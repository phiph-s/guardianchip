==> flow/design.v <==
module nonce_generator (
  input  logic clk,
  input  logic rst_n,
  input  logic req,
  output logic valid,
  output logic [63:0] nonce
);
  logic [63:0] lfsr;
  logic [31:0] free_counter;
  always_ff @(posedge clk or negedge rst_n) begin
    if (!rst_n)
      free_counter <= 32'h12345678;
    else
      free_counter <= free_counter + 1;
  end
  function automatic [63:0] lfsr_step(input [63:0] x);
    lfsr_step = { x[62:0], x[0] ^ x[1] ^ x[3] ^ x[4] };
  endfunction
  always_ff @(posedge clk or negedge rst_n) begin
    if (!rst_n) begin
      lfsr   <= 64'hCAFEBEEF12345678;
      valid  <= 1'b0;
    end else begin
      valid <= 1'b0;
      if (req) begin
        lfsr  <= lfsr_step(lfsr);
        valid <= 1'b1;
      end
    end
  end
  assign nonce = lfsr ^ {32'h0, free_counter};
endmodule
Tool chain data of nonce_generator

What the tools print for nonce_generator, step after step.
Lines are those of the file above, counted from 1.
Library cell names are shortened.
The mark n/a stands for no value.

Design top: nonce_generator
Clock: clk
Cell library: sky130hd
Corner: tt_025C_1v80

Word-level counts

Source: Yosys, flattened and elaborated, memories not mapped. Widths are those after wreduce; folded enables and synchronous resets count as part of the registers. Registers that Yosys merges into a memory's read port (data or address) are not register bits. Print and check cells do not count. Equal cells are merged and count once.

Register bits: 97
Bits in latches: 0
Memory bits (writable): 0
Bits in read-only memories: 0
Clocked read ports x word width: 0
Memory cells: 0
Bits of input ports: 3
Word-level cells: 9

Add/sub/neg operators: 1
Multiply operators: 0
Div/mod/pow operators: 0
Order comparisons: 0
Eq/ne operators: 0
Shift operators: 0
Muxes and demuxes: 1
Bitwise operators: 4
Reduce/logical cells: 0

Operators with widths:

| operator                                       | number |
| XOR 64 x 32 -> 64 bit                          | 1 |
| adder 32 x 1 -> 32 bit (second input constant) | 1 |
| XOR 1 bit                                      | 3 |
| 2-to-1 mux 1 bit                               | 1 |

Logic depth

Longest topological path by Yosys (ltp), each cell counted once; first at word level (registers and memories cut), then after technology mapping (sequential cells cut; the memories' decode and read muxes count).

Word-level depth: 3
ABC_AREA: 1
Mapped depth: 8
Gate-level depth less buffers: 8

Netlist

Source: synth_stat.txt of the flow (Yosys; design flattened, memories mapped). It holds for the ABC_AREA given above (unset counts as 0); a run with the other value may have another netlist.

Cell types:

| type     | number | area in all (µm²) |
| dfstp_2  | 50     | 1313.76 |
| dfrtp_1  | 47     | 1.18E+03 |
| nand2_1  | 124    | 465.446 |
| xor2_1   | 41     | 359.094 |
| nor2_1   | 68     | 255.245 |
| buf_4    | 32     | 240.23 |
| inv_1    | 51     | 191.434 |
| o21ai_0  | 33     | 165.158 |
| a21oi_1  | 31     | 155.149 |
| xnor2_1  | 9      | 78.826 |
| nand3b_1 | 8      | 60.058 |
| nor2_8   | 3      | 60.058 |
| nand3_1  | 10     | 50.048 |
| nand2_4  | 4      | 45.043 |
| nor2_4   | 4      | 45.043 |
| clkbuf_1 | 10     | 37.536 |
| buf_2    | 6      | 30.029 |
| mux2_2   | 2      | 22.522 |

Other cell types: 4; their cells: 5.

Cells in the netlist: 538
Synthesis area: 4798.4 µm²
Flip-flop cells: 97
Buffer cells: 48

Worst setup path after synthesis

Path of least setup slack by OpenSTA after synthesis, without wires, with an ideal clock, recovery checks aside; 20% of the period is set as input and as output delay. Where synthesis merged equal registers, the netlist keeps one of their names.

Kind: register -> output
From: register lfsr[3]
To: output port nonce[3]
Period: 1.91 ns
Output delay: 0.382 ns
Arrival: 0.951 ns
Slack: 0.577 ns
Delay of the path: 0.951 ns
Driving pins on the path: 3
Path buffers: 1
Synthesis period reached: 1.333 ns

"delay of the path" is the arrival time less input delay plus setup time.
At an output port there is no setup time.
"driving pins on the path": output pins that drive a net of the path, with the launching flip-flop's if there is one; two outputs of one cell count as two.
"synthesis period reached" = period - worst setup slack (recovery checks aside). The figure is calculated, with input and output delays left at 20% of the set period.
The rows between start and end are the longest chain of elaborated cells between them; the timing report does not say that the signal goes this way. Where chains are equally long, one stands for them.
A line is the first line of the expression or statement that the cell stems from. Yosys adds cells for indexed reads and writes and turns some case tables into memories.

Path through: dfstp_2 -> clkbuf_1 -> xor2_1
Cells in the longest elaborated chain: 1
Elaborated cells on any way between the ends: 1
Source lines of those cells: 1
Classes of those cells: logic: 1

RTL lines, path post-synthesis:

| what                  | line | text |
| start: declaration    | 8    | `logic [63:0] lfsr;` |
| start: assignment     | 21   | `lfsr   <= 64'hCAFEBEEF12345678;` |
| start: assignment     | 26   | `lfsr  <= lfsr_step(lfsr);` |
| XOR 64 x 32 -> 64 bit | 31   | `assign nonce = lfsr ^ {32'h0, free_counter};` |
| end: declaration      | 6    | `output logic [63:0] nonce` |

Path in the finished layout

From the final timing report of run 1: the path of least setup slack in the routed layout; clock arrival at registers is part of the times.

Kind: register -> output
From: register free_counter[25]
To: output port nonce[25]
Period: 1.01 ns
Output delay: 0.20 ns
Arrival: 1.31 ns
Slack: -0.50 ns
Driving pins on the path: 4
Path buffers: 2

The rows between start and end are the longest chain of elaborated cells between them; the timing report does not say that the signal goes this way. Where chains are equally long, one stands for them.

Path through: dfstp_2 -> buf_12 -> xor2_1 -> buf_2
Cells in the longest elaborated chain: 1
Elaborated cells on any way between the ends: 1
Source lines of those cells: 1
Classes of those cells: logic: 1

RTL lines, path after layout:

| what                  | line | text |
| start: declaration    | 9    | `logic [31:0] free_counter;` |
| start: assignment     | 12   | `free_counter <= 32'h12345678;` |
| start: assignment     | 14   | `free_counter <= free_counter + 1;` |
| XOR 64 x 32 -> 64 bit | 31   | `assign nonce = lfsr ^ {32'h0, free_counter};` |
| end: declaration      | 6    | `output logic [63:0] nonce` |

Ticket comment

Measured data: module nonce_generator, platform sky130hd, 2 stored runs of the flow under differing settings, order arbitrary. Input and output delays are each 20% of the period that was set; the output load is 0.01 pF.
"worst path time" = time allowed to the worst setup path (clock period - input delay - output delay, where it has them) - its slack; a late launch clock adds to it, a late capture clock takes from it.
"power" is the tool's figure for a default switching activity; nothing was simulated.
Among the settings, -- means not set for that run.

| name                                         | run 1              | run 2                |
| period_ns                                    | 1.01               | 1.32                 |
| CORE_UTILIZATION                             | 20                 | 38                   |
| SETUP_SLACK_MARGIN                           | -0.04              | --                   |
| PLACE_DENSITY_LB_ADDON                       | 0.15               | 0.06                 |
| CELL_PAD_IN_SITES_DETAIL_PLACEMENT           | 1                  | 0                    |
| ABC_AREA                                     | 1                  | --                   |
| CTS_CLUSTER_SIZE                             | 33                 | --                   |
| MAX_ROUTING_LAYER                            | met5               | --                   |
| CAP_MARGIN                                   | 20                 | 20                   |
| CORE_MARGIN                                  | 2                  | 2                    |
| SLEW_MARGIN                                  | 20                 | 0                    |
| CORE_ASPECT_RATIO                            | --                 | 0.76                 |
| GPL_ROUTABILITY_DRIVEN                       | --                 | 1                    |
| MIN_ROUTING_LAYER                            | --                 | met1                 |
| full die area (µm²)                          | 25246.0            | 12581.4              |
| synthesized cell area (µm²)                  | 4798.4             | 4443.0               |
| lowest setup slack (ns)                      | -0.503             | -0.406               |
| total negative slack (ns)                    | -26.610            | -9.185               |
| power (mW)                                   | 10.849             | 5.757                |
| standard-cell area of the final layout (µm²) | 7063.0             | 6231.0               |
| worst path time (ns)                         | 1.31               | 1.73                 |
| worst setup path type                        | register -> output | register -> register |
